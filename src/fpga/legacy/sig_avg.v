==> flow/design.v <==
module sig_avg
#(
	parameter datlen = 12,
	parameter avg_n = 64,
	parameter avg_n_log2 = 6
)(
	input clk,
	input[0:datlen-1] val,
	output[0:datlen-1] avg
);
reg[0:avg_n*2-1] cur_avg = 0;
reg[0:avg_n*2-1] sum = 0;
reg[0:avg_n_log2] count = 0;
always @(posedge clk) begin
	if (count < avg_n) begin
		count = count + 1;
		sum = sum + val;
	end else begin
		cur_avg = sum / avg_n;
		sum = 0;
	end
end
assign avg = cur_avg;
endmodule
**Reports on sig_avg**

Tool output for the design above, in the order of the flow.
Line numbers count from 1 in the design file above.
Operators carry their Yosys type and port widths (W data, S select, Z words).
Library cell names are shortened.
A cell with - has no value.

- Top: sig_avg
- Clock port: clk
- Cell library: sky130hd
- Corner: tt_025C_1v80

**Word level**

Source: Yosys, flattened and elaborated, memories not mapped. Widths are those after wreduce; folded enables and synchronous resets count as part of the registers. Registers that Yosys merges into a memory's read port (data or address) are not register bits. Print and check cells do not count. Equal cells are merged and count once.

- Output and inout port bits: 12
- Flip-flop bits (word level): 147
- Word-level cells: 6
- Input bits: 13

- Magnitude comparators: 1
- Add/subtract/negate cells: 2

Operator list:

| cell | count |
|---|---|
| $add A128 B12 Y128 | 1 |
| $add A7 B1 Y7 const B | 1 |
| $lt A7 B7 Y1 const B | 1 |

**Logic depth**

Yosys ltp: most cells in a row. Word level: on the elaborated netlist, between registers, memories and ports. Mapped: between sequential cells and ports; inverters and the memories' decode and read muxes count.

- Depth after elaboration: 1
- ABC_AREA: 0
- Depth in mapped cells: 8

**Netlist**

Yosys stat after the flow's synthesis: flattened, memories mapped to cells. It holds for the ABC_AREA given above (unset counts as 0); a run with the other value may have another netlist.
The area totals of this step are shown rounded.

Cell types:

| cell type | count | total area (um^2) |
|---|---|---|
| edfxtp_1 | 19 | 570.547 |
| dfxtp_1 | 18 | 360.346 |
| ha_1 | 13 | 162.656 |
| xor2_1 | 6 | 52.55 |
| a21oi_1 | 10 | 50.048 |
| nand3_1 | 9 | 45.043 |
| nor2b_1 | 7 | 43.792 |
| nand2_1 | 11 | 41.29 |
| nor2_1 | 10 | 37.536 |
| nor3_1 | 7 | 35.034 |
| inv_1 | 9 | 33.782 |
| a21o_1 | 4 | 30.029 |
| o21ai_0 | 6 | 30.029 |
| a2111oi_4 | 1 | 27.526 |
| a21oi_2 | 3 | 26.275 |
| a211oi_1 | 3 | 22.522 |
| mux2_1 | 2 | 22.522 |
| o211ai_1 | 3 | 22.522 |

Not listed: further types 31, cells in them 38.

- Standard cells after synthesis: 179
- Cell area after synthesis: 1940 um^2
- Area of sequential cells: 931 um^2
- Mapped flip-flops: 37

**Path before layout**

Source: OpenSTA report_checks on the synthesized netlist (no wires, ideal clock, input and output delay 20% of the period each), path of least setup slack; recovery checks are left aside. Register names are those of the netlist, which keeps one name where synthesis merged equal registers.

- Kind: input to register
- Start point: input port val[11]
- End point: register sum[115]
- Buffers on the path: 0
- Data arrival time: 2.060 ns
- Driving pins on the path: 8
- Path delay: 1.711 ns
- Period: 2.36 ns
- Path slack: 0.176 ns
- Input delay: 0.472 ns
- Period reached after synthesis: 2.184 ns

"path delay" is the arrival time less input delay plus setup time.
"driving pins on the path": output pins that drive a net of the path, with the launching flip-flop's if there is one; two outputs of one cell count as two.
"period reached after synthesis" is the clock period less the worst setup slack; recovery checks do not enter. This is arithmetic on one report: input and output delays are still those of the set period (20% each).
The rows between start and end are the longest chain of elaborated cells between them; the timing report does not say that the signal goes this way. Where chains are equally long, one stands for them.
Each line given opens the expression or statement behind the cell; cells for indexed reads and writes are added by Yosys, which also makes memories of some case tables.

- Path through: ha_1 -> inv_1 -> fa_1 -> and2b_1 -> o2111ai_2 -> a21boi_2 -> a211oi_1 -> mux2_1
- Length of the longest elaborated chain: 1
- Elaborated cells on any way between the ends: 1
- RTL lines with such cells: 1
- Classes of those cells: 1 x add/sub

RTL lines, path after synthesis:

| item | line | RTL |
|---|---|---|
| start, declared | 8 | `input[0:datlen-1] val,` |
| $add A128 B12 Y128 | 17 | `sum = sum + val;` |
| end, assigned | 17 |  |
| end, assigned | 20 | `sum = 0;` |
| end, declared | 12 | `reg[0:avg_n*2-1] sum = 0;` |

**Worst path after layout**

Path of least setup slack in the final report of run 1 (OpenROAD, finished layout, wires in). Where an end is a register, its clock arrival counts in the times.

- Kind: input to register
- Start point: input port val[11]
- End point: register sum[117]
- Buffers on the path: 1
- Period: 3.49 ns
- Input delay: 0.70 ns
- Driving pins on the path: 9
- Path slack: 0.68 ns
- Data arrival time: 3.03 ns

The rows between start and end are the longest chain of elaborated cells between them; the timing report does not say that the signal goes this way. Where chains are equally long, one stands for them.

- Path through: clkdlybuf4s50_1 -> ha_1 -> inv_1 -> fa_1 -> and2b_1 -> o2111ai_2 -> a21boi_2 -> a211oi_1 -> mux2_1
- Length of the longest elaborated chain: 1
- Elaborated cells on any way between the ends: 1
- RTL lines with such cells: 1
- Classes of those cells: 1 x add/sub

RTL lines, path post-layout:

| item | line | RTL |
|---|---|---|
| start, declared | 8 | `input[0:datlen-1] val,` |
| $add A128 B12 Y128 | 17 | `sum = sum + val;` |
| end, assigned | 17 |  |
| end, assigned | 20 | `sum = 0;` |
| end, declared | 12 | `reg[0:avg_n*2-1] sum = 0;` |

# Flow runs of sig_avg

Stored flow runs of sig_avg (2 of them; Yosys, OpenROAD, sky130hd). They differ in their settings and are not a sequence. Constraints: input delay and output delay 20% of the set period each, output load 0.01 pF.
"clock period achieved" means the clock period less the worst setup slack. The figure is calculated, with input and output delays left at 20% of the set period.
"time on the worst setup path" = time allowed to the worst setup path (clock period - input delay - output delay, where it has them) - its slack; a late launch clock adds to it, a late capture clock takes from it.
By "total power of the final layout" is meant OpenSTA's value without simulated activity: inputs other than the clock are taken to toggle once in ten clock periods, and the tool carries that through the logic.
The results are shown rounded.

### Run 1

==> flow/run.sh <==
#!/bin/bash
# the make line also repeats the synthesis and layout settings of config.mk as NAME=value (left out here)
make -C /OpenROAD-flow-scripts/flow DESIGN_CONFIG=/design/flow/config.mk WORK_HOME=/design/flow/orfs CLKGATE_MAP_FILE= finish
==> flow/config.mk <==
export PLATFORM = sky130hd
export DESIGN_NAME = sig_avg
export DESIGN_NICKNAME = sig_avg
export VERILOG_FILES = /design/flow/design.v
export SDC_FILE = /design/flow/constraint.sdc
export NUM_CORES = 4
export LEC_CHECK = 0
export CAP_MARGIN = 20
export CORE_ASPECT_RATIO = 1.14
export CORE_MARGIN = 2
export CORE_UTILIZATION = 65
export CTS_CLUSTER_SIZE = 79
export GPL_TIMING_DRIVEN = 0
export PLACE_DENSITY = 0.86
export SLEW_MARGIN = 20
export TNS_END_PERCENT = 25
==> flow/constraint.sdc <==
create_clock -name core_clock -period 3.49 [get_ports {clk}]
set_input_delay 0.6980 -clock core_clock [delete_from_list [all_inputs] [get_ports {clk}]]
set_output_delay 0.6980 -clock core_clock [all_outputs]
set_load 0.01 [all_outputs]

Results of run 1:
- Clock period achieved: 2.811 ns
- Worst hold slack in the final report: 0.452 ns
- Worst setup slack after layout: 0.679 ns
- Total power of the final layout: 1680 uW
- Time on the worst setup path: 2.11 ns
- Critical path type: input to register
- Post-route utilization: 78.5 %
- Post-synthesis cell area: 1940 um^2
- Summed negative setup slack: 0.000 ns
- Standard-cell area after layout: 2270 um^2
- Overall die area: 3440 um^2

### Run 2

==> flow/run.sh <==
#!/bin/bash
# the make line also repeats the synthesis and layout settings of config.mk as NAME=value (left out here)
make -C /OpenROAD-flow-scripts/flow DESIGN_CONFIG=/design/flow/config.mk WORK_HOME=/design/flow/orfs CLKGATE_MAP_FILE= finish
==> flow/config.mk <==
export PLATFORM = sky130hd
export DESIGN_NAME = sig_avg
export DESIGN_NICKNAME = sig_avg
export VERILOG_FILES = /design/flow/design.v
export SDC_FILE = /design/flow/constraint.sdc
export NUM_CORES = 4
export LEC_CHECK = 0
export CAP_MARGIN = 20
export CORE_MARGIN = 2
export CORE_UTILIZATION = 40
export SETUP_SLACK_MARGIN = 0.25
export SLEW_MARGIN = 20
==> flow/constraint.sdc <==
create_clock -name core_clock -period 2.17 [get_ports {clk}]
set_input_delay 0.4340 -clock core_clock [delete_from_list [all_inputs] [get_ports {clk}]]
set_output_delay 0.4340 -clock core_clock [all_outputs]
set_load 0.01 [all_outputs]

Results of run 2:
- Post-synthesis cell area: 1940 um^2
- Worst setup slack after layout: 0.168 ns
- Overall die area: 5420 um^2
- Summed negative setup slack: 0.000 ns
- Standard-cell area after layout: 2910 um^2
- Total power of the final layout: 3910 uW
- Clock period achieved: 2.002 ns
- Post-route utilization: 62.0 %
- Time on the worst setup path: 2.00 ns
- Critical path type: register to register
- Worst hold slack in the final report: 0.481 ns
